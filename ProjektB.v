==> flow/design.v <==
module Licznik_Mod12 (clk, reset, tryb, wyjscie);
parameter modulo = 12;
parameter bity = 4;
input clk, reset;							 
input [1:0] tryb; 						 
output wire wyjscie;     				 
reg [bity-1:0] licznik;
reg [bity-1:0] licznik_next;
parameter [1:0] licz_plus_1 = 2'b01;
parameter [1:0] licz_minus_1 = 2'b10;
parameter [1:0] stop = 2'b00;
parameter [1:0] dziel_2 = 2'b11;
parameter [3:0] max = 4'b1011;
always @(posedge clk, posedge reset)
	if (reset)
	licznik <= 4'b0000;     
	else
	licznik <= licznik_next;
always @(*)	
	case (tryb)
		stop : licznik_next <= licznik;						            
		licz_plus_1 : licznik_next <= (licznik + 1)%modulo;         
		licz_minus_1 : 
				if (licznik == 0) licznik_next <= (max)%modulo;
				else licznik_next <= (licznik - 1)%modulo;       	   
		dziel_2 : licznik_next <= (licznik >> 1)%modulo;            
	endcase
assign wyjscie = (licznik >= 5 ? 1 : 0);
endmodule
**Reports on Licznik_Mod12**

The steps from the RTL of Licznik_Mod12 to its reports follow in flow order.
Lines are those of the file above, counted from 1.
Cell names lack the library's common part.
Not given: --

- Design top: Licznik_Mod12
- Clock input: clk
- Standard-cell library: sky130hd
- Timing corner: tt_025C_1v80

**After elaboration**

Yosys after proc, flatten, opt, wreduce and memory -nomap, before mapping. Memory bits, and registers merged into a memory's read port (data or address), are not among the register bits. Print and check cells are not counted. Equal cells are merged and count once.

- Add/sub/neg operators: 2
- Multiply operators: 0
- Divide/modulo/power cells: 3
- Reductions and logical operators: 2
- Muxes and demuxes: 3
- Eq/ne operators: 3
- Order comparisons: 1
- Shift-type cells: 0
- Bitwise gates (word level): 0

Operators by type and width:

| kind | count |
|---|---|
| modulo 32 x 4 -> 32 bit with constant B | 2 |
| modulo 3 x 4 -> 32 bit with constant B | 1 |
| parallel mux 4 bit (select 3 bit) | 1 |
| adder 4 x 1 -> 5 bit with constant B | 1 |
| subtractor 4 x 1 -> 5 bit with constant B | 1 |
| equality test 2 bit with constant B | 2 |
| greater-or-equal comparator 4 x 3 -> 1 bit with constant B | 1 |
| zero test 4 bit | 1 |
| two-way mux 4 bit | 1 |
| equality test 2 x 1 -> 1 bit with constant B | 1 |
| zero test 2 bit | 1 |
| two-way mux 1 bit | 1 |

- Input port bits: 4
- Output and inout bits: 1
- RAM bits: 0
- Flip-flop bits (word level): 4
- Word-level cells: 15
- ROM bits: 0
- Memory cells: 0
- Word width x clocked read ports: 0
- Bits in latches: 0

**Logic depth**

Yosys ltp: most cells in a row. Word level: on the elaborated netlist, between registers, memories and ports. Mapped: between sequential cells and ports; inverters and the memories' decode and read muxes count.

- Word-level depth: 4
- ABC_AREA: 0
- Depth in mapped cells: 10
- Mapped depth without buffers: 9

**Netlist**

Yosys stat after the flow's synthesis: flattened, memories mapped to cells. It holds for the ABC_AREA given above (unset counts as 0); a run with the other value may have another netlist.

- Chip area (Yosys): 499.2 µm²
- Flip-flop cells: 4
- Area of sequential cells: 100.1 µm²
- Standard cells after synthesis: 59

Cells by type:

| cell | count | area in all (µm²) |
|---|---|---|
| dfrtp_1 | 4 | 100.096 |
| ha_1 | 4 | 50.048 |
| mux2i_1 | 5 | 50.048 |
| o21ai_0 | 4 | 20.019 |
| inv_1 | 5 | 18.768 |
| nand2_1 | 5 | 18.768 |
| xnor2_2 | 1 | 16.266 |
| o21ai_1 | 3 | 15.014 |
| nand2b_4 | 1 | 13.763 |
| and3_1 | 2 | 12.512 |
| dlymetal6s2s_1 | 1 | 12.512 |
| nor4_2 | 1 | 12.512 |
| or3_1 | 2 | 12.512 |
| buf_6 | 1 | 11.261 |
| mux2_2 | 1 | 11.261 |
| nor2_1 | 3 | 11.261 |
| and2b_4 | 1 | 10.01 |
| nand3_1 | 2 | 10.01 |

Not listed: further types 13, cells in them 13.

**Worst setup path after synthesis**

Path of least setup slack by OpenSTA after synthesis, without wires, with an ideal clock, recovery checks aside; 20% of the period is set as input and as output delay. Where synthesis merged equal registers, the netlist keeps one of their names.

- Path type: input to register
- From: input tryb[1]
- To: register licznik[2]
- Setup slack: 167 ps
- External input delay: 458 ps
- Delay of the path: 1665 ps
- Stages on the path: 7
- Buffers on the path: 0
- Launch time at the first pin: 458 ps
- Setup time: 128 ps
- Data arrival time: 1995 ps
- Period: 2290 ps
- Synthesis period reached: 2123 ps

"delay of the path" = arrival - input delay + setup time.
"stages on the path": output pins that drive a net of the path, with the launching flip-flop's if there is one; two outputs of one cell count as two.
"synthesis period reached" = period - worst setup slack (recovery checks aside). The figure is calculated, with input and output delays left at 20% of the set period.
The rows between start and end are the longest chain of elaborated cells between them; the timing report does not say that the signal goes this way. Where chains are equally long, one stands for them.
A line is the first line of the expression or statement that the cell stems from. Yosys adds cells for indexed reads and writes and turns some case tables into memories.

- Cells stage by stage: and2b_4 > mux2i_1 > o21ai_0 > ha_1 > or3b_2 > mux2i_1 > nor4_2
- Cells in the longest elaborated chain: 2
- Elaborated cells on any way between the ends: 5
- Source lines of those cells: 1

Ends and longest elaborated chain, after synthesis:

| item | line | text |
|---|---|---|
| from (decl) | 5 | `input [1:0] tryb;` |
| equality test 2 bit | 20 | `case (tryb)` |
| parallel mux 4 bit (select 3 bit) | 20 |  |
| to (assign) | 16 | `licznik <= 4'b0000;` |
| to (assign) | 18 | `licznik <= licznik_next;` |
| to (decl) | 7 | `reg [bity-1:0] licznik;` |

**Path in the finished layout**

Path of least setup slack in the final report of flow run 2 (OpenROAD, finished layout, wires in). Where an end is a register, its clock arrival counts in the times.
The report prints the path's times to 10 ps; the period is as set.

- Path type: input to register
- From: input tryb[0]
- To: register licznik[2]
- Buffers on the path: 1
- Setup slack: 380 ps
- Launch time at the first pin: 580 ps
- Stages on the path: 8
- External input delay: 580 ps
- Data arrival time: 2650 ps
- Setup time: 120 ps
- Period: 2920 ps

The rows between start and end are the longest chain of elaborated cells between them; the timing report does not say that the signal goes this way. Where chains are equally long, one stands for them.

- Cells stage by stage: clkdlybuf4s50_1 > and2b_4 > mux2i_1 > o21ai_0 > ha_1 > or3b_2 > mux2i_1 > nor4_2
- Cells in the longest elaborated chain: 2
- Elaborated cells on any way between the ends: 5
- Source lines of those cells: 1

Ends and longest elaborated chain, post-layout:

| item | line | text |
|---|---|---|
| from (decl) | 5 | `input [1:0] tryb;` |
| equality test 2 bit | 20 | `case (tryb)` |
| parallel mux 4 bit (select 3 bit) | 20 |  |
| to (assign) | 16 | `licznik <= 4'b0000;` |
| to (assign) | 18 | `licznik <= licznik_next;` |
| to (decl) | 7 | `reg [bity-1:0] licznik;` |

--- measured runs ---
Top module Licznik_Mod12; platform sky130hd; tools Yosys and OpenROAD; 2 stored runs in no particular order. Input and output delays are each 20% of the period that was set; the output load is 0.01 pF.
"clock period achieved" is the run's clock period less its worst setup slack. It is reckoned from that one timing run; input and output delays stay at 20% of the period that was set.
"critical setup path time" = time allowed to the worst setup path (clock period - input delay - output delay, where it has them) - its slack; a late launch clock adds to it, a late capture clock takes from it.
By "total power after layout" is meant OpenSTA's value without simulated activity: inputs other than the clock are taken to toggle once in ten clock periods, and the tool carries that through the logic.
"critical setup path time" is given in steps of 10 ps.

### Flow run 1

==> flow/run.sh <==
#!/bin/bash
# the make line also repeats the synthesis and layout settings of config.mk as NAME=value (left out here)
make -C /OpenROAD-flow-scripts/flow DESIGN_CONFIG=/design/flow/config.mk WORK_HOME=/design/flow/orfs CLKGATE_MAP_FILE= finish
==> flow/config.mk <==
export PLATFORM = sky130hd
export DESIGN_NAME = Licznik_Mod12
export DESIGN_NICKNAME = Licznik_Mod12
export VERILOG_FILES = /design/flow/design.v
export SDC_FILE = /design/flow/constraint.sdc
export NUM_CORES = 4
export LEC_CHECK = 0
export CAP_MARGIN = 20
export CORE_MARGIN = 2
export CORE_UTILIZATION = 55
export SLEW_MARGIN = 20
==> flow/constraint.sdc <==
create_clock -name core_clock -period 2.35 [get_ports {clk}]
set_input_delay 0.4700 -clock core_clock [delete_from_list [all_inputs] [get_ports {clk}]]
set_output_delay 0.4700 -clock core_clock [all_outputs]
set_load 0.01 [all_outputs]

Outcome of flow run 1: stopped before the end: floorplanning reported PDN-0185

### Flow run 2

==> flow/run.sh <==
#!/bin/bash
# the make line also repeats the synthesis and layout settings of config.mk as NAME=value (left out here)
make -C /OpenROAD-flow-scripts/flow DESIGN_CONFIG=/design/flow/config.mk WORK_HOME=/design/flow/orfs CLKGATE_MAP_FILE= finish
==> flow/config.mk <==
export PLATFORM = sky130hd
export DESIGN_NAME = Licznik_Mod12
export DESIGN_NICKNAME = Licznik_Mod12
export VERILOG_FILES = /design/flow/design.v
export SDC_FILE = /design/flow/constraint.sdc
export NUM_CORES = 4
export LEC_CHECK = 0
export CAP_MARGIN = 20
export CELL_PAD_IN_SITES_GLOBAL_PLACEMENT = 1
export CORE_MARGIN = 2
export CORE_UTILIZATION = 40
export MAX_ROUTING_LAYER = met5
export PLACE_DENSITY_LB_ADDON = 0.21
export SLEW_MARGIN = 35
export TNS_END_PERCENT = 100
==> flow/constraint.sdc <==
create_clock -name core_clock -period 2.92 [get_ports {clk}]
set_input_delay 0.5840 -clock core_clock [delete_from_list [all_inputs] [get_ports {clk}]]
set_output_delay 0.5840 -clock core_clock [all_outputs]
set_load 0.01 [all_outputs]

Results of flow run 2:
- Total power after layout: 524.5 uW
- Summed negative setup slack: 0 ps
- Netlist area reported by Yosys: 499.2 µm²
- Post-layout utilization: 50.9 %
- Clock period achieved: 2536 ps
- Area inside the die boundary: 1546.8 µm²
- Std-cell area (final layout): 580.6 µm²
- Critical setup path time: 1950 ps
- Kind of the worst setup path: input to register
- Worst setup slack after layout: 384 ps
--- end ---
